==> flow/design.v <==
`timescale 1ns / 1ps
module ax_pwm
#(
	parameter N = 16  
)
(
    input         clk,
    input         rst,
    input[N - 1:0]period,
    input[N - 1:0]duty,
    output        pwm_out 
    );
reg[N - 1:0] period_r;
reg[N - 1:0] duty_r;
reg[N - 1:0] period_cnt;
reg pwm_r;
assign pwm_out = pwm_r;
always@(posedge clk or posedge rst)
begin
    if(rst==1)
    begin
        period_r <= { N {1'b0} };
        duty_r <= { N {1'b0} };
    end
    else
    begin
        period_r <= period;
        duty_r   <= duty;
    end
end
always@(posedge clk or posedge rst)
begin
    if(rst==1)
        period_cnt <= { N {1'b0} };
    else
        period_cnt <= period_cnt + period_r;
end
always@(posedge clk or posedge rst)
begin
    if(rst==1)
    begin
        pwm_r <= 1'b0;
    end
    else
    begin
        if(period_cnt >= duty_r)
            pwm_r <= 1'b1;
        else
            pwm_r <= 1'b0;
    end
end
endmodule
# ---- Tool chain data of ax_pwm
# What the tools print for ax_pwm, step after step.
# Line numbers count from 1 in the design file above.
# Library cell names are shortened.
# The mark n/a stands for no value.
dict set report setup {
  top_module {ax_pwm}
  clock_port {clk}
  lib {sky130hd}
  corner {tt_025C_1v80}
}

# ---- Word level
# Source: Yosys, flattened and elaborated, memories not mapped. Widths are those after wreduce; folded enables and synchronous resets count as part of the registers. Registers that Yosys merges into a memory's read port (data or address) are not register bits. Print and check cells do not count. Equal cells are merged and count once.
dict set report classes {
  n_addsub 1
  cmp 1
  mux 1
}
# op n
set ops {}
lappend ops {{adder 16 bit} 1}
lappend ops {{greater-or-equal comparator 16 bit} 1}
lappend ops {{2-to-1 mux 1 bit} 1}
dict set report word_totals {
  ff_bits 49
  out_inout_bits 1
  elab_cells 7
}

# ---- Logic depth
# Yosys ltp: most cells in a row. Word level: on the elaborated netlist, between registers, memories and ports. Mapped: between sequential cells and ports; inverters and the memories' decode and read muxes count.
dict set report depth {
  ltp_word 2
  ABC_AREA 1
  ltp_mapped 10
}

# ---- Synthesis result
# Source: synth_stat.txt of the flow (Yosys; design flattened, memories mapped). It holds for the ABC_AREA given above (unset counts as 0); a run with the other value may have another netlist.
dict set report synth_totals {
  stdcells 294
  synth_area_um2 2581.2
  seqArea_um2 1226.2
  ffs 49
  n_buf 0
}
# cell n area_total_um2
set types {}
lappend types {dfrtp_1 49 1.23E+03}
lappend types {ha_1 31 387.872}
lappend types {nand2_1 84 315.302}
lappend types {inv_1 55 206.448}
lappend types {a21oi_1 14 70.067}
lappend types {nand3_1 13 65.062}
lappend types {xor2_1 7 61.309}
lappend types {nand2_2 9 56.304}
lappend types {nor2_1 11 41.29}
lappend types {fa_1 1 20.019}
lappend types {nor3_2 2 20.019}
lappend types {inv_2 5 18.768}
lappend types {a21oi_2 2 17.517}
lappend types {nand4_1 2 12.512}
lappend types {nand3_2 1 10.01}
lappend types {nor3_1 2 10.01}
lappend types {o21ai_0 2 10.01}
lappend types {o21ai_2 1 8.758}
# Not listed: further types 3, cells in them 3.

# ---- Worst setup path after synthesis
# Path of least setup slack by OpenSTA after synthesis, without wires, with an ideal clock, recovery checks aside; 20% of the period is set as input and as output delay. Where synthesis merged equal registers, the netlist keeps one of their names.
dict set report synth_path {
  path_type {register -> register}
  start {register period_cnt[0]}
  end {register period_cnt[14]}
  clock_period_ns 1.96
  setup_ns 0.117
  launch_ns 0.000
  arrival_ns 1.458
  t_required_ns 1.843
  slack_ns 0.385
  path_delay_ns 1.575
  driving_pins 11
  n_path_buf 0
  period_less_setup_slack_ns 1.575
}
# "path_delay_ns" is the arrival time less input delay plus setup time.
# "driving_pins": output pins that drive a net of the path, with the launching flip-flop's if there is one; two outputs of one cell count as two.
# "period_less_setup_slack_ns" = period - worst setup slack (recovery checks aside). The figure is calculated, with input and output delays left at 20% of the set period.
# Between the ends stands the longest chain of elaborated cells between them, by number of cells; it is not shown to be the way that was timed. Of several equally long chains one is given.
# Each line given opens the expression or statement behind the cell; cells for indexed reads and writes are added by Yosys, which also makes memories of some case tables.
dict set report synth_between {
  path_cell_list {dfrtp_1 -> ha_1 -> fa_1 -> nand2_1 -> nand3_1 -> nand3_1 -> nand2_2 -> nand2_1 -> nand2_1 -> nand2_1 -> nand2_1}
  elab_chain_cells 1
  cells_between 1
  cone_lines 1
}
# item line
set synth_rtl {}
lappend synth_rtl {{from (decl)} 15} ;# reg[N - 1:0] period_cnt;
lappend synth_rtl {{from (assign)} 34} ;# period_cnt <= { N {1'b0} };
lappend synth_rtl {{from (assign)} 36} ;# period_cnt <= period_cnt + period_r;
lappend synth_rtl {{adder 16 bit} 36}
lappend synth_rtl {{to (assign)} 34}
lappend synth_rtl {{to (assign)} 36}
lappend synth_rtl {{to (decl)} 15}

# ---- Path in the finished layout
# From the final timing report of run 1: the path of least setup slack in the routed layout; clock arrival at registers is part of the times.
dict set report layout_path {
  path_type {register -> register}
  start {register period_cnt[0]}
  end {register period_cnt[10]}
  clock_period_ns 1.24
  setup_ns 0.11
  launch_ns 0.31
  arrival_ns 1.78
  t_required_ns 1.43
  slack_ns -0.35
  driving_pins 11
  n_path_buf 0
}
# Between the ends stands the longest chain of elaborated cells between them, by number of cells; it is not shown to be the way that was timed. Of several equally long chains one is given.
dict set report layout_between {
  path_cell_list {dfrtp_1 -> ha_2 -> fa_2 -> nand2_2 -> nand3_2 -> nand3_2 -> nand2_4 -> nand2_2 -> nand2_1 -> nand2_1 -> nand2_1}
  elab_chain_cells 1
  cells_between 1
  cone_lines 1
}
# item line
set layout_rtl {}
lappend layout_rtl {{from (decl)} 15} ;# reg[N - 1:0] period_cnt;
lappend layout_rtl {{from (assign)} 34} ;# period_cnt <= { N {1'b0} };
lappend layout_rtl {{from (assign)} 36} ;# period_cnt <= period_cnt + period_r;
lappend layout_rtl {{adder 16 bit} 36}
lappend layout_rtl {{to (assign)} 34}
lappend layout_rtl {{to (assign)} 36}
lappend layout_rtl {{to (decl)} 15}

==> runs of ax_pwm <==
Record of 2 stored runs of the RTL-to-layout flow on ax_pwm, platform sky130hd. The runs are unordered. Constraints: input delay and output delay 20% of the set period each, output load 0.01 pF.
By "achieved_period_ns" is meant the clock period of the run minus its worst setup slack. This is arithmetic on one report: input and output delays are still those of the set period (20% each).
By "worst_path_time_ns" is meant the share of the clock period that the worst setup path is allowed (20% is reserved at inputs, 20% at outputs), minus its slack. Clock arrival times at its registers enter into it.
"totalPower_uw": no workload was simulated; the value follows from the tool's default switching activity.

[flow] run 1: files
==> flow/run.sh <==
#!/bin/bash
# the make line also repeats the synthesis and layout settings of config.mk as NAME=value (left out here)
make -C /OpenROAD-flow-scripts/flow DESIGN_CONFIG=/design/flow/config.mk WORK_HOME=/design/flow/orfs CLKGATE_MAP_FILE= finish
==> flow/config.mk <==
export PLATFORM = sky130hd
export DESIGN_NAME = ax_pwm
export DESIGN_NICKNAME = ax_pwm
export VERILOG_FILES = /design/flow/design.v
export SDC_FILE = /design/flow/constraint.sdc
export NUM_CORES = 4
export LEC_CHECK = 0
export ABC_AREA = 1
export CAP_MARGIN = 20
export CELL_PAD_IN_SITES_DETAIL_PLACEMENT = 0
export CORE_MARGIN = 2
export CORE_UTILIZATION = 48
export CTS_CLUSTER_DIAMETER = 319
export GPL_ROUTABILITY_DRIVEN = 0
export GPL_TIMING_DRIVEN = 0
export PLACE_DENSITY = 0.63
export SETUP_SLACK_MARGIN = 0.19
export SLEW_MARGIN = 20
==> flow/constraint.sdc <==
create_clock -name core_clock -period 1.24 [get_ports {clk}]
set_input_delay 0.2480 -clock core_clock [delete_from_list [all_inputs] [get_ports {clk}]]
set_output_delay 0.2480 -clock core_clock [all_outputs]
set_load 0.01 [all_outputs]

[flow] run 1: metrics
[metrics] worst_path_time_ns = 1.59
[metrics] worstPathKind = register -> register
[metrics] totalPower_uw = 7566
[metrics] timing.setup.tns_ns = -3.446
[metrics] setup_worst_slack_ns = -0.346
[metrics] post_route_stdcell_area_um2 = 3510.9
[metrics] final_die_area_um2 = 5979.9
[metrics] synth_chip_area_um2 = 2581.2
[metrics] fin_util_pct = 68.3
[metrics] achieved_period_ns = 1.586

[flow] run 2: files
==> flow/run.sh <==
#!/bin/bash
# the make line also repeats the synthesis and layout settings of config.mk as NAME=value (left out here)
make -C /OpenROAD-flow-scripts/flow DESIGN_CONFIG=/design/flow/config.mk WORK_HOME=/design/flow/orfs CLKGATE_MAP_FILE= finish
==> flow/config.mk <==
export PLATFORM = sky130hd
export DESIGN_NAME = ax_pwm
export DESIGN_NICKNAME = ax_pwm
export VERILOG_FILES = /design/flow/design.v
export SDC_FILE = /design/flow/constraint.sdc
export NUM_CORES = 4
export LEC_CHECK = 0
export CAP_MARGIN = 20
export CORE_MARGIN = 2
export CORE_UTILIZATION = 51
export SLEW_MARGIN = 20
==> flow/constraint.sdc <==
create_clock -name core_clock -period 2.04 [get_ports {clk}]
set_input_delay 0.4080 -clock core_clock [delete_from_list [all_inputs] [get_ports {clk}]]
set_output_delay 0.4080 -clock core_clock [all_outputs]
set_load 0.01 [all_outputs]

[flow] run 2: metrics
[metrics] worst_path_time_ns = 1.93
[metrics] worstPathKind = register -> register
[metrics] totalPower_uw = 4201
[metrics] timing.setup.tns_ns = 0.000
[metrics] setup_worst_slack_ns = 0.107
[metrics] post_route_stdcell_area_um2 = 3106.7
[metrics] final_die_area_um2 = 5304.2
[metrics] synth_chip_area_um2 = 2416.1
[metrics] fin_util_pct = 67.1
[metrics] achieved_period_ns = 1.933
