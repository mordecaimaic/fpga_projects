==> flow/design.v <==
`timescale 1 ns / 100 ps
module  ax_debounce 
(
    input       clk, 
    input       rst, 
    input       button_in,
    output reg  button_posedge,
    output reg  button_negedge,
    output reg  button_out
);
parameter N = 32 ;            
parameter FREQ = 50;          
parameter MAX_TIME = 20;      
localparam TIMER_MAX_VAL =   MAX_TIME * 1000 * FREQ;
reg  [N-1 : 0]  q_reg;       
reg  [N-1 : 0]  q_next;
reg DFF1, DFF2;              
wire q_add;                  
wire q_reset;
reg button_out_d0;
assign q_reset = (DFF1  ^ DFF2);           
assign q_add = ~(q_reg == TIMER_MAX_VAL);  
always @ ( q_reset, q_add, q_reg)
begin
    case( {q_reset , q_add})
        2'b00 :
                q_next <= q_reg;
        2'b01 :
                q_next <= q_reg + 1;
        default :
                q_next <= { N {1'b0} };
    endcase     
end
always @ ( posedge clk or posedge rst)
begin
    if(rst == 1'b1)
    begin
        DFF1 <= 1'b0;
        DFF2 <= 1'b0;
        q_reg <= { N {1'b0} };
    end
    else
    begin
        DFF1 <= button_in;
        DFF2 <= DFF1;
        q_reg <= q_next;
    end
end
always @ ( posedge clk or posedge rst)
begin
	if(rst == 1'b1)
		button_out <= 1'b1;
    else if(q_reg == TIMER_MAX_VAL)
        button_out <= DFF2;
    else
        button_out <= button_out;
end
always @ ( posedge clk or posedge rst)
begin
	if(rst == 1'b1)
	begin
		button_out_d0 <= 1'b1;
		button_posedge <= 1'b0;
		button_negedge <= 1'b0;
	end
	else
	begin
		button_out_d0 <= button_out;
		button_posedge <= ~button_out_d0 & button_out;
		button_negedge <= button_out_d0 & ~button_out;
	end	
end
endmodule
module key_debounce(
    input                clk,         
    input                rst_n,       
    input                key1,        
    output reg [3:0]     led          
);
reg enable = 1'b0;  
wire button_negedge;  
ax_debounce ax_debounce_m0 (
    .clk             (clk),
    .rst             (~rst_n),     
    .button_in       (key1),
    .button_posedge  (),
    .button_negedge  (button_negedge),
    .button_out      ()
);
always @(posedge clk or negedge rst_n) begin
    if (!rst_n) begin
        enable <= 1'b0;  
    end else if (button_negedge == 1'b1) begin
        enable <= ~enable;
    end
end
always @(posedge clk) begin
    if (enable) begin
        led <= 4'b1111;  
    end else begin
        led <= 4'b0000;  
    end
end
endmodule
Reports on key_debounce
Tool output for the design above, in the order of the flow. Line numbers count from 1 in the design file above. Library cell names are shortened. The mark - stands for no value.

Top: key_debounce. Clock port: clk. Library: sky130hd. Corner: tt_025C_1v80.

After elaboration
Source: Yosys, flattened and elaborated, memories not mapped. Widths are those after wreduce. Registers that Yosys merges into a memory's read port (data or address) are not register bits. Print and check cells do not count. Equal cells are merged and count once.

The figure for flip-flop bits (word level) is 42. Under bits in latches stands 0. The figure for memory bits (writable) is 0. Under ROM bits stands 0. For word width x clocked read ports the number is 0. Memories: 0. Under bits of input ports stands 3. Output and inout bits: 4. The figure for word-level cells is 19.

The entry for add/subtract/negate cells reads 1. The entry for $mul reads 0. The figure for divide/modulo/power cells is 0. The figure for order comparisons is 0. The figure for eq/ne operators is 2. Under shift operators stands 0. For mux-type cells the number is 2. The entry for bitwise logic cells reads 5. Under reductions and logical operators stands 1.

Operators with widths (number): 32-bit case mux with 2-bit select (1); 32-bit by 1-bit adder with 32-bit output with constant B (1); 32-bit by 20-bit equality test with 1-bit output with constant B (1); 4-bit two-way mux (1); 1-bit inverter (3); 2-bit by 1-bit equality test with 1-bit output with constant B (1); 2-bit logical NOT (1); 1-bit bitwise AND (1); 1-bit XOR (1).

Logic depth
Yosys ltp: most cells in a row. Word level: on the elaborated netlist, between registers, memories and ports. Mapped: between sequential cells and ports; inverters and the memories' decode and read muxes count.

The figure for word-level depth is 4. Under ABC_AREA stands 0. The figure for gate-level depth with buffers is 7. The entry for gate-level depth less buffers reads 7.

After synthesis
Yosys stat after the flow's synthesis: flattened, memories mapped to cells. It holds for the ABC_AREA given above (unset counts as 0); a run with the other value may have another netlist. Totals and module areas in this step are rounded.

The entry for cell count reads 196. Under cell area after synthesis stands 1940 um^2. For area of sequential cells the number is 973 um^2. The entry for mapped flip-flops reads 39. The figure for buffers is 9.

Cells by type: dfrtp_1 (number 36, total area 900.864 um^2); xnor2_1 (number 20, total area 175.168 um^2); nor2_1 (number 31, total area 116.362 um^2); xor2_1 (number 7, total area 61.309 um^2); nand4_1 (number 9, total area 56.304 um^2); nor4_1 (number 9, total area 56.304 um^2); dfstp_2 (number 2, total area 52.55 um^2); nor3_1 (number 10, total area 50.048 um^2); nand3_1 (number 9, total area 45.043 um^2); nand2_1 (number 11, total area 41.29 um^2); or3_1 (number 5, total area 31.28 um^2); inv_1 (number 7, total area 26.275 um^2); a21oi_1 (number 5, total area 25.024 um^2); ha_1 (number 2, total area 25.024 um^2); and4_4 (number 2, total area 22.522 um^2); buf_4 (number 3, total area 22.522 um^2); nand4_4 (number 1, total area 21.27 um^2); and4_2 (number 2, total area 20.019 um^2).

Not listed: further types 17, cells in them 25. The figures by module come from a second, unflattened synthesis with its own total; it is not the netlist above.

For cell total of the unflattened synthesis the number is 206. Under area (unflattened synthesis) stands 2060 um^2.

Rows give one instance, submodules left out.

By module: ax_debounce (times used 1, cells 199, area 1980 um^2, seq. area 953 um^2); key_debounce (times used 1, cells 7, area 80.1 um^2, seq. area 45.0 um^2).

Path before layout
OpenSTA on the mapped netlist: ideal clock, no wires. The path of least setup slack (recovery checks aside). Input and output delay are each 20% of the period. Register names are those of the netlist, which keeps one name where synthesis merged equal registers.

Kind: flip-flop to flip-flop. From: reg ax_debounce_m0.q_reg[2]. To: reg ax_debounce_m0.q_reg[21]. The entry for period reads 1.7 ns. Under setup time stands 0.077 ns. Time at the first pin: 0.000 ns. The figure for arrival is 1.630 ns. Under data required time stands 1.623 ns. Slack: -0.008 ns. For path delay the number is 1.707 ns. The entry for stages on the path reads 6. The entry for buffers on the path reads 0. Period reached after synthesis: 1.708 ns.

"path delay" is the arrival time less input delay plus setup time. "stages on the path": output pins that drive a net of the path, with the launching flip-flop's if there is one; two outputs of one cell count as two. "period reached after synthesis" is the clock period less the worst setup slack; recovery checks do not enter. This is arithmetic on one report: input and output delays are still those of the set period (20% each). Between the ends stands the longest chain of elaborated cells between them, by number of cells; it is not shown to be the way that was timed. Of several equally long chains one is given. A line is the first line of the expression or statement that the cell stems from. Yosys adds cells for indexed reads and writes and turns some case tables into memories.

Cell sequence: dfrtp_1 -> and4_4 -> nand4_4 -> or3_1 -> or3_1 -> a21oi_1. The entry for cells in the longest elaborated chain reads 4. Elaborated cells on any way between the ends: 6. Classes of those cells: add/sub: 1; eq/ne: 2; mux: 1; logic: 1; reduce/logical: 1.

Ends and longest elaborated chain, post-synthesis: start: declaration (RTL line 15) `reg  [N-1 : 0]  q_reg;`; start: assignment (RTL line 40) `q_reg <= { N {1'b0} };`; start: assignment (RTL line 46) `q_reg <= q_next;`; 32-bit by 20-bit equality test with 1-bit output (RTL line 22) `assign q_add = ~(q_reg == TIMER_MAX_VAL);`; 1-bit inverter (RTL line 22); 2-bit by 1-bit equality test with 1-bit output (RTL line 25) `case( {q_reset , q_add})`; 32-bit case mux with 2-bit select (RTL line 25); end: assignment (RTL line 40); end: assignment (RTL line 46); end: declaration (RTL line 15).

Data sheet: physical implementation of key_debounce

Settings of 2 stored flow runs for module key_debounce (sky130hd), not sorted in any way. The constraints put input and output delay at 20% of the set period each and load the outputs with 0.01 pF.

Files of entry A:
==> flow/run.sh <==
#!/bin/bash
# the make line also repeats the synthesis and layout settings of config.mk as NAME=value (left out here)
make -C /OpenROAD-flow-scripts/flow DESIGN_CONFIG=/design/flow/config.mk WORK_HOME=/design/flow/orfs CLKGATE_MAP_FILE= finish
==> flow/config.mk <==
export PLATFORM = sky130hd
export DESIGN_NAME = key_debounce
export DESIGN_NICKNAME = key_debounce
export VERILOG_FILES = /design/flow/design.v
export SDC_FILE = /design/flow/constraint.sdc
export NUM_CORES = 4
export LEC_CHECK = 0
export ABC_AREA = 0
export CAP_MARGIN = 20
export CELL_PAD_IN_SITES_DETAIL_PLACEMENT = 0
export CELL_PAD_IN_SITES_GLOBAL_PLACEMENT = 3
export CORE_MARGIN = 6
export CORE_UTILIZATION = 65
export CTS_CLUSTER_DIAMETER = 309
export GPL_TIMING_DRIVEN = 0
export MAX_ROUTING_LAYER = met5
export MIN_ROUTING_LAYER = met1
export PLACE_DENSITY_LB_ADDON = 0.09
export SLEW_MARGIN = 20
==> flow/constraint.sdc <==
create_clock -name core_clock -period 2.92 [get_ports {clk}]
set_input_delay 0.5840 -clock core_clock [delete_from_list [all_inputs] [get_ports {clk}]]
set_output_delay 0.5840 -clock core_clock [all_outputs]
set_load 0.01 [all_outputs]

Outcome of entry A: not finished: placement ended with error FLW-0024.

Files of entry B:
==> flow/run.sh <==
#!/bin/bash
# the make line also repeats the synthesis and layout settings of config.mk as NAME=value (left out here)
make -C /OpenROAD-flow-scripts/flow DESIGN_CONFIG=/design/flow/config.mk WORK_HOME=/design/flow/orfs CLKGATE_MAP_FILE= finish
==> flow/config.mk <==
export PLATFORM = sky130hd
export DESIGN_NAME = key_debounce
export DESIGN_NICKNAME = key_debounce
export VERILOG_FILES = /design/flow/design.v
export SDC_FILE = /design/flow/constraint.sdc
export NUM_CORES = 4
export LEC_CHECK = 0
export CAP_MARGIN = 5
export CELL_PAD_IN_SITES_DETAIL_PLACEMENT = 1
export CELL_PAD_IN_SITES_GLOBAL_PLACEMENT = 1
export CORE_MARGIN = 5
export CORE_UTILIZATION = 54
export CTS_CLUSTER_SIZE = 100
export MAX_ROUTING_LAYER = met5
export PLACE_DENSITY_LB_ADDON = 0.16
export SLEW_MARGIN = 20
==> flow/constraint.sdc <==
create_clock -name core_clock -period 1.68 [get_ports {clk}]
set_input_delay 0.3360 -clock core_clock [delete_from_list [all_inputs] [get_ports {clk}]]
set_output_delay 0.3360 -clock core_clock [all_outputs]
set_load 0.01 [all_outputs]

Outcome of entry B: not finished: routing ended with error DPL-0033.
