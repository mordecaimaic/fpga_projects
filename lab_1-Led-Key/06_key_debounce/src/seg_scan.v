==> flow/design.v <==
module seg_scan(
	input           clk,
	input           rst_n,
	output reg[5:0] seg_sel,       
	output reg[7:0] seg_data,      
	input[7:0]      seg_data_0,
	input[7:0]      seg_data_1,
	input[7:0]      seg_data_2,
	input[7:0]      seg_data_3,
	input[7:0]      seg_data_4,
	input[7:0]      seg_data_5
);
parameter SCAN_FREQ = 200;      
parameter CLK_FREQ = 50000000;  
parameter SCAN_COUNT = CLK_FREQ /(SCAN_FREQ * 6) - 1;
reg[31:0] scan_timer;   
reg[3:0] scan_sel;      
always@(posedge clk or negedge rst_n)
begin
	if(rst_n == 1'b0)
	begin
		scan_timer <= 32'd0;
		scan_sel <= 4'd0;
	end
	else if(scan_timer >= SCAN_COUNT)
	begin
		scan_timer <= 32'd0;
		if(scan_sel == 4'd5)
			scan_sel <= 4'd0;
		else
			scan_sel <= scan_sel + 4'd1;
	end
	else
		begin
			scan_timer <= scan_timer + 32'd1;
		end
end
always@(posedge clk or negedge rst_n)
begin
	if(rst_n == 1'b0)
	begin
		seg_sel <= 6'b111111;
		seg_data <= 8'hff;
	end
	else
	begin
		case(scan_sel)
			4'd0:
			begin
				seg_sel <= 6'b11_1110;
				seg_data <= seg_data_0;
			end
			4'd1:
			begin
				seg_sel <= 6'b11_1101;
				seg_data <= seg_data_1;
			end
			4'd2:
			begin
				seg_sel <= 6'b11_1011;
				seg_data <= seg_data_2;
			end
			4'd3:
			begin
				seg_sel <= 6'b11_0111;
				seg_data <= seg_data_3;
			end
			4'd4:
			begin
				seg_sel <= 6'b10_1111;
				seg_data <= seg_data_4;
			end
			4'd5:
			begin
				seg_sel <= 6'b01_1111;
				seg_data <= seg_data_5;
			end
			default:
			begin
				seg_sel <= 6'b11_1111;
				seg_data <= 8'hff;
			end
		endcase
	end
end
endmodule
### From RTL to reports: seg_scan

The steps from the RTL of seg_scan to its reports follow in flow order.
Lines are those of the file above, counted from 1.
Cell names lack the library's common part.
The mark - stands for no value.

* top: seg_scan
* clock port: clk
* standard-cell library: sky130hd
* timing corner: tt_025C_1v80

### Elaborated design

Counts by Yosys on the flattened word-level netlist (proc, flatten, opt, wreduce; memories kept). Register bits leave out memories and registers merged into their read ports (data or address); mux counts leave out enables and synchronous resets folded into registers. Print and check cells are left out. Cells with the same type and inputs are merged into one.

* register bits after elaboration: 50
* elaborated cells: 17

* add/subtract/negate cells: 2
* $lt $le $gt $ge: 1
* equal/unequal tests: 5
* muxes and demuxes: 4
* reductions and logical operators: 1

Operator list (number)
* 8-bit case mux with 6-bit select: 1
* 6-bit case mux with 6-bit select: 1
* 32-bit by 1-bit adder with 32-bit output (second input constant): 1
* 32-bit by 16-bit greater-or-equal comparator with 1-bit output (second input constant): 1
* 32-bit two-way mux: 1
* 4-bit by 2-bit == test with 1-bit output (second input constant): 2
* 4-bit by 3-bit == test with 1-bit output (second input constant): 2
* 4-bit by 1-bit adder with 4-bit output (second input constant): 1
* 4-bit by 1-bit == test with 1-bit output (second input constant): 1
* 4-bit zero test: 1
* 4-bit two-way mux: 1

### Longest topological paths

Yosys ltp: most cells in a row. Word level: on the elaborated netlist, between registers, memories and ports. Mapped: between sequential cells and ports; inverters and the memories' decode and read muxes count.

* word-level depth: 2
* ABC_AREA: 1
* depth in mapped cells: 10

### Mapped cells and area

Source: synth_stat.txt of the flow (Yosys; design flattened, memories mapped). It holds for the ABC_AREA given above (unset counts as 0); a run with the other value may have another netlist.
The area totals of this step are shown rounded.

* standard cells after synthesis: 282
* chip area (Yosys): 2390 µm²
* sequential part of the area: 1270 µm²
* flip-flops: 50
* buffer cells: 5

Cell types (number)
* dfrtp_1: 36
* dfstp_2: 14
* nand2_1: 57
* nor2_1: 44
* nand3_1: 32
* inv_1: 35
* xor2_1: 9
* o21ai_0: 12
* a21oi_1: 10
* o211a_1: 4
* ha_1: 3
* xnor2_1: 3
* nor2_2: 4
* nor3_1: 4
* buf_2: 3
* clkbuf_8: 1
* nand4_1: 2
* nor3b_2: 1

Other cell types: 8; their cells: 8.

### Worst setup path after synthesis

Source: OpenSTA report_checks on the synthesized netlist (no wires, ideal clock, input and output delay 20% of the period each), path of least setup slack; recovery checks are left aside. Register names are those of the netlist, which keeps one name where synthesis merged equal registers.

* path kind: reg-to-reg
* start point: reg scan_timer[0]
* end point: reg scan_timer[14]
* period: 1700 ps
* library setup time: 119 ps
* arrival time: 1300 ps
* data required time: 1581 ps
* path slack: 281 ps
* delay of the path: 1419 ps
* stages on the path: 9
* path buffers: 0
* period reached after synthesis: 1419 ps

"delay of the path" = arrival - input delay + setup time.
"stages on the path": output pins that drive a net of the path, with the launching flip-flop's if there is one; two outputs of one cell count as two.
"period reached after synthesis" = period - worst setup slack (recovery checks aside). The figure is calculated, with input and output delays left at 20% of the set period.
Between the ends stands the longest chain of elaborated cells between them, by number of cells; it is not shown to be the way that was timed. Of several equally long chains one is given.
A line is the first line of the expression or statement that the cell stems from. Yosys adds cells for indexed reads and writes and turns some case tables into memories.
At most two assigning lines are given for a register; there are more.

* cells stage by stage: dfrtp_1 > ha_1 > nand2_1 > nor2_1 > nand2_1 > nor2_1 > nand3_1 > nand3_1 > nor2_1
* cells in the longest elaborated chain: 2
* elaborated cells on any way between the ends: 3
* RTL lines with such cells: 2
* those cells by class: add/sub: 1; compare: 1; mux: 1

RTL lines, path after synthesis
* from (decl): RTL line 16 `reg[31:0] scan_timer;`
* from (assign): RTL line 22 `scan_timer <= 32'd0;`
* from (assign): RTL line 35 `scan_timer <= scan_timer + 32'd1;`
* 32-bit by 1-bit adder with 32-bit output: RTL line 35
* 32-bit two-way mux: RTL line 25 `else if(scan_timer >= SCAN_COUNT)`
* to (assign): RTL line 27 `scan_timer <= 32'd0;`
* to (assign): RTL line 35
* to (decl): RTL line 16

### Worst path after layout

Path of least setup slack in the final report of run 1 (OpenROAD, finished layout, wires in). Where an end is a register, its clock arrival counts in the times.
The path's times are printed in steps of 10 ps; the period is the one set.

* path kind: reg-to-output
* start point: reg seg_data[6]
* end point: out seg_data[6]
* period: 2380 ps
* arrival time: 1380 ps
* data required time: 1900 ps
* path slack: 520 ps
* stages on the path: 2
* path buffers: 1

At most two assigning lines are given for a register; there are more.

* cells stage by stage: dfstp_2 > clkdlybuf4s50_1
* cells in the longest elaborated chain: 0
* elaborated cells on any way between the ends: 0
* RTL lines with such cells: 0

RTL lines, path after layout
* from (decl): RTL line 5 `output reg[7:0] seg_data,`
* from (assign): RTL line 51 `seg_data <= seg_data_0;`
* from (assign): RTL line 56 `seg_data <= seg_data_1;`
* to (decl): RTL line 5

Hand-over note for seg_scan

Top module seg_scan; platform sky130hd; tools Yosys and OpenROAD; 2 stored runs in no particular order. Input and output delays are each 20% of the period that was set; the output load is 0.01 pF.
By "achieved clock period" is meant the clock period of the run minus its worst setup slack. This is arithmetic on one report: input and output delays are still those of the set period (20% each).
"critical path time" is the time allowed to the run's worst setup path (the clock period less input and output delay, where it has them) less its slack. Clock arrival times count: a late capture clock shortens it, a late launch clock lengthens it.
"power consumption" rests on the timing tool's default activity at the inputs, not on a simulated workload.
"critical path time" is given in steps of 10 ps.
The results are shown rounded.

### Run 1

Settings: `period_ns=2.38`, `CORE_UTILIZATION=32`, `PLACE_DENSITY_LB_ADDON=0.26`, `CORE_MARGIN=6`, `TNS_END_PERCENT=55`, `ABC_AREA=1`, `GPL_ROUTABILITY_DRIVEN=1`, `CTS_CLUSTER_SIZE=73`, `MIN_ROUTING_LAYER=met1`, `MAX_ROUTING_LAYER=met4`, `CAP_MARGIN=20`, `SLEW_MARGIN=20`

- Synthesized cell area: 2390 µm²
- Achieved clock period: 1860 ps
- Worst setup slack after layout: 520 ps
- Utilization after routing: 0.457
- Standard-cell area after layout: 3310 µm²
- Critical path time: 1380 ps
- Worst path kind: reg-to-output
- Power consumption: 2.63 mW
- Area of the die: 9700 µm²
- Total negative slack on setup checks: 0 ps

### Run 2

Settings: `period_ns=1.05`, `CORE_UTILIZATION=41`, `SETUP_SLACK_MARGIN=-0.05`, `PLACE_DENSITY=0.68`, `CORE_MARGIN=2`, `CELL_PAD_IN_SITES_GLOBAL_PLACEMENT=3`, `CELL_PAD_IN_SITES_DETAIL_PLACEMENT=0`, `GPL_TIMING_DRIVEN=1`, `CTS_CLUSTER_DIAMETER=291`, `SLEW_MARGIN=30`, `CAP_MARGIN=20`

Incomplete, placement halted on GPL-0301.

End of note.
